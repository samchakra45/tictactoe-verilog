==> flow/design.v <==
module four_digit_bcd_counter (
  input wire clk,             
  input wire reset,           
  output reg [3:0] ones,      
  output reg [3:0] tens,      
  output reg [3:0] hundreds,  
  output reg [3:0] thousands,  
  output reg enable_hundreds,  
  output reg enable_thousands  
);
  reg [13:0] counter;  
  always @(posedge clk or posedge reset) begin
    if (reset) begin
      counter <= 14'b0000_0000_0000_00;
      ones <= 4'b0000;
      tens <= 4'b0000;
      hundreds <= 4'b0000;
      thousands <= 4'b0000;
      enable_hundreds <= 1'b0;
      enable_thousands <= 1'b0;
    end else begin
      counter <= counter + 1;
      ones <= counter[3:0];
      tens <= counter[7:4];
      hundreds <= counter[11:8];
      thousands <= counter[15:12];
      enable_hundreds <= (counter[7:0] == 8'b1001);  
      enable_thousands <= (counter[11:0] == 12'b1001_1001);  
    end
  end
endmodule
* Tool chain data of four_digit_bcd_counter
What the tools print for four_digit_bcd_counter, step after step.
Lines are those of the file above, counted from 1.
Not given: --
- Top module :: four_digit_bcd_counter
- Clock :: clk
- Library :: sky130hd
- Corner :: tt_025C_1v80

* Word-level counts
Source: Yosys, flattened and elaborated, memories not mapped. Widths are those after wreduce; folded enables and synchronous resets count as part of the registers. Registers that Yosys merges into a memory's read port (data or address) are not register bits. Print and check cells do not count. Equal cells are merged and count once.
- $add $sub $neg :: 1
- Eq/ne operators :: 2
** Operators by type and width (count)
- adder 14 x 1 -> 14 bit with constant B :: 1
- equality test 12 x 8 -> 1 bit with constant B :: 1
- equality test 8 x 4 -> 1 bit with constant B :: 1
- Bits in registers :: 30
- Input port bits :: 2
- Output and inout bits :: 18
- Word-level cells :: 10

* Longest topological paths
Yosys ltp: most cells in a row. Word level: on the elaborated netlist, between registers, memories and ports. Mapped: between sequential cells and ports; inverters and the memories' decode and read muxes count.
- Word-level depth :: 1
- ABC_AREA :: 0
- Mapped depth :: 4

* After synthesis
Source: synth_stat.txt of the flow (Yosys; design flattened, memories mapped). It holds for the ABC_AREA given above (unset counts as 0); a run with the other value may have another netlist.
- Cells in the netlist :: 77
- Mapped area :: 1109.8 um2
- Flip-flops :: 30
** Cell types
- sky130_fd_sc_hd__dfrtp_1 :: count 30, area in all 750.72 um2
- sky130_fd_sc_hd__xnor2_1 :: count 6, area in all 52.55 um2
- sky130_fd_sc_hd__xor2_1 :: count 6, area in all 52.55 um2
- sky130_fd_sc_hd__nand4_4 :: count 2, area in all 42.541 um2
- sky130_fd_sc_hd__ha_1 :: count 2, area in all 25.024 um2
- sky130_fd_sc_hd__inv_1 :: count 6, area in all 22.522 um2
- sky130_fd_sc_hd__nor4_4 :: count 1, area in all 21.27 um2
- sky130_fd_sc_hd__nor3_2 :: count 2, area in all 20.019 um2
- sky130_fd_sc_hd__buf_4 :: count 2, area in all 15.014 um2
- sky130_fd_sc_hd__nand2_1 :: count 4, area in all 15.014 um2
- sky130_fd_sc_hd__nand3_1 :: count 3, area in all 15.014 um2
- sky130_fd_sc_hd__nor3_1 :: count 3, area in all 15.014 um2
- sky130_fd_sc_hd__nand4_1 :: count 2, area in all 12.512 um2
- sky130_fd_sc_hd__and4_2 :: count 1, area in all 10.01 um2
- sky130_fd_sc_hd__nand4b_1 :: count 1, area in all 8.758 um2
- sky130_fd_sc_hd__nor4b_1 :: count 1, area in all 8.758 um2
- sky130_fd_sc_hd__nor2_1 :: count 2, area in all 7.507 um2
- sky130_fd_sc_hd__nor4_1 :: count 1, area in all 6.256 um2
Not listed: further types 2, cells in them 2.

* Path before layout
Path of least setup slack by OpenSTA after synthesis, without wires, with an ideal clock, recovery checks aside; 20% of the period is set as input and as output delay. Where synthesis merged equal registers, the netlist keeps one of their names.
- Path kind :: flip-flop to flip-flop
- Start :: register counter[0]
- End :: register counter[12]
- Clock period :: 1900 ps
- Arrival :: 1153 ps
- Setup slack :: 667 ps
- Path delay :: 1233 ps
- Driving pins on the path :: 5
- Buffers on the path :: 0
- Synthesis period reached :: 1233 ps
"path delay" = arrival - input delay + setup time.
"driving pins on the path" counts driving pins, that of a launching flip-flop among them; a cell with two outputs on the path counts twice.
"synthesis period reached" = period - worst setup slack (recovery checks aside). The figure is calculated, with input and output delays left at 20% of the set period.
The rows between start and end are the longest chain of elaborated cells between them; the timing report does not say that the signal goes this way. Where chains are equally long, one stands for them.
Each line given opens the expression or statement behind the cell; cells for indexed reads and writes are added by Yosys, which also makes memories of some case tables.
- Cells stage by stage :: sky130_fd_sc_hd__dfrtp_1 > sky130_fd_sc_hd__ha_1 > sky130_fd_sc_hd__nand3_1 > sky130_fd_sc_hd__nor3_1 > sky130_fd_sc_hd__xnor2_1
- Length of the longest elaborated chain :: 1
- Elaborated cells between the ends (all ways) :: 1
- RTL lines with such cells :: 1
- Those cells by class :: add/sub (1)
** Ends and longest elaborated chain, post-synthesis
- from (decl) :: line 11 : reg [13:0] counter;
- from (assign) :: line 14 : counter <= 14'b0000_0000_0000_00;
- from (assign) :: line 22 : counter <= counter + 1;
- adder 14 x 1 -> 14 bit :: line 22
- to (assign) :: line 14
- to (assign) :: line 22
- to (decl) :: line 11

* Timing after layout
From the final timing report of flow run 1: the path of least setup slack in the routed layout; clock arrival at registers is part of the times.
The report prints the path's times to 10 ps; the period is as set.
- Path kind :: flip-flop to output port
- Start :: register ones[0]
- End :: output ones[0]
- Clock period :: 1380 ps
- External output delay :: 280 ps
- Arrival :: 970 ps
- Setup slack :: 130 ps
- Driving pins on the path :: 2
- Buffers on the path :: 1
- Cells stage by stage :: sky130_fd_sc_hd__dfrtp_1 > sky130_fd_sc_hd__dlygate4sd2_1
- Length of the longest elaborated chain :: 0
- Elaborated cells between the ends (all ways) :: 0
- RTL lines with such cells :: 0
** Ends and longest elaborated chain, after layout
- from (decl) :: line 4 : output reg [3:0] ones,
- from (assign) :: line 15 : ones <= 4'b0000;
- from (assign) :: line 23 : ones <= counter[3:0];
- to (decl) :: line 4

Add stored flow runs of four_digit_bcd_counter

Below are 2 stored runs of the flow (Yosys, OpenROAD; platform sky130hd) on four_digit_bcd_counter, each with its settings and what was measured, unordered. Constraints: input delay and output delay 20% of the set period each, output load 0.01 pF.
"period achieved" is the run's clock period less its worst setup slack. It is reckoned from that one timing run; input and output delays stay at 20% of the period that was set.
By "power" is meant OpenSTA's value without simulated activity: inputs other than the clock are taken to toggle once in ten clock periods, and the tool carries that through the logic.

** Flow run 1
- Settings :: period_ns=1.38; CAP_MARGIN=20; CORE_MARGIN=2; CORE_UTILIZATION=40; SLEW_MARGIN=20
- Die area :: 3,212.1 um2
- Synthesized cell area :: 1,109.8 um2
- Power :: 1,577 µW
- Period achieved :: 1,250 ps
- Worst setup slack after layout :: 130 ps
- Standard-cell area of the final layout :: 1,417.6 um2

** Flow run 2
- Settings :: period_ns=1.14; CORE_UTILIZATION=67; SETUP_SLACK_MARGIN=0.13; PLACE_DENSITY=0.53; CORE_ASPECT_RATIO=1.23; CORE_MARGIN=9; CELL_PAD_IN_SITES_DETAIL_PLACEMENT=2; ABC_AREA=0; CTS_CLUSTER_DIAMETER=107; CAP_MARGIN=25; SLEW_MARGIN=20
- Outcome :: did not finish, placement stopped with DPL-0033
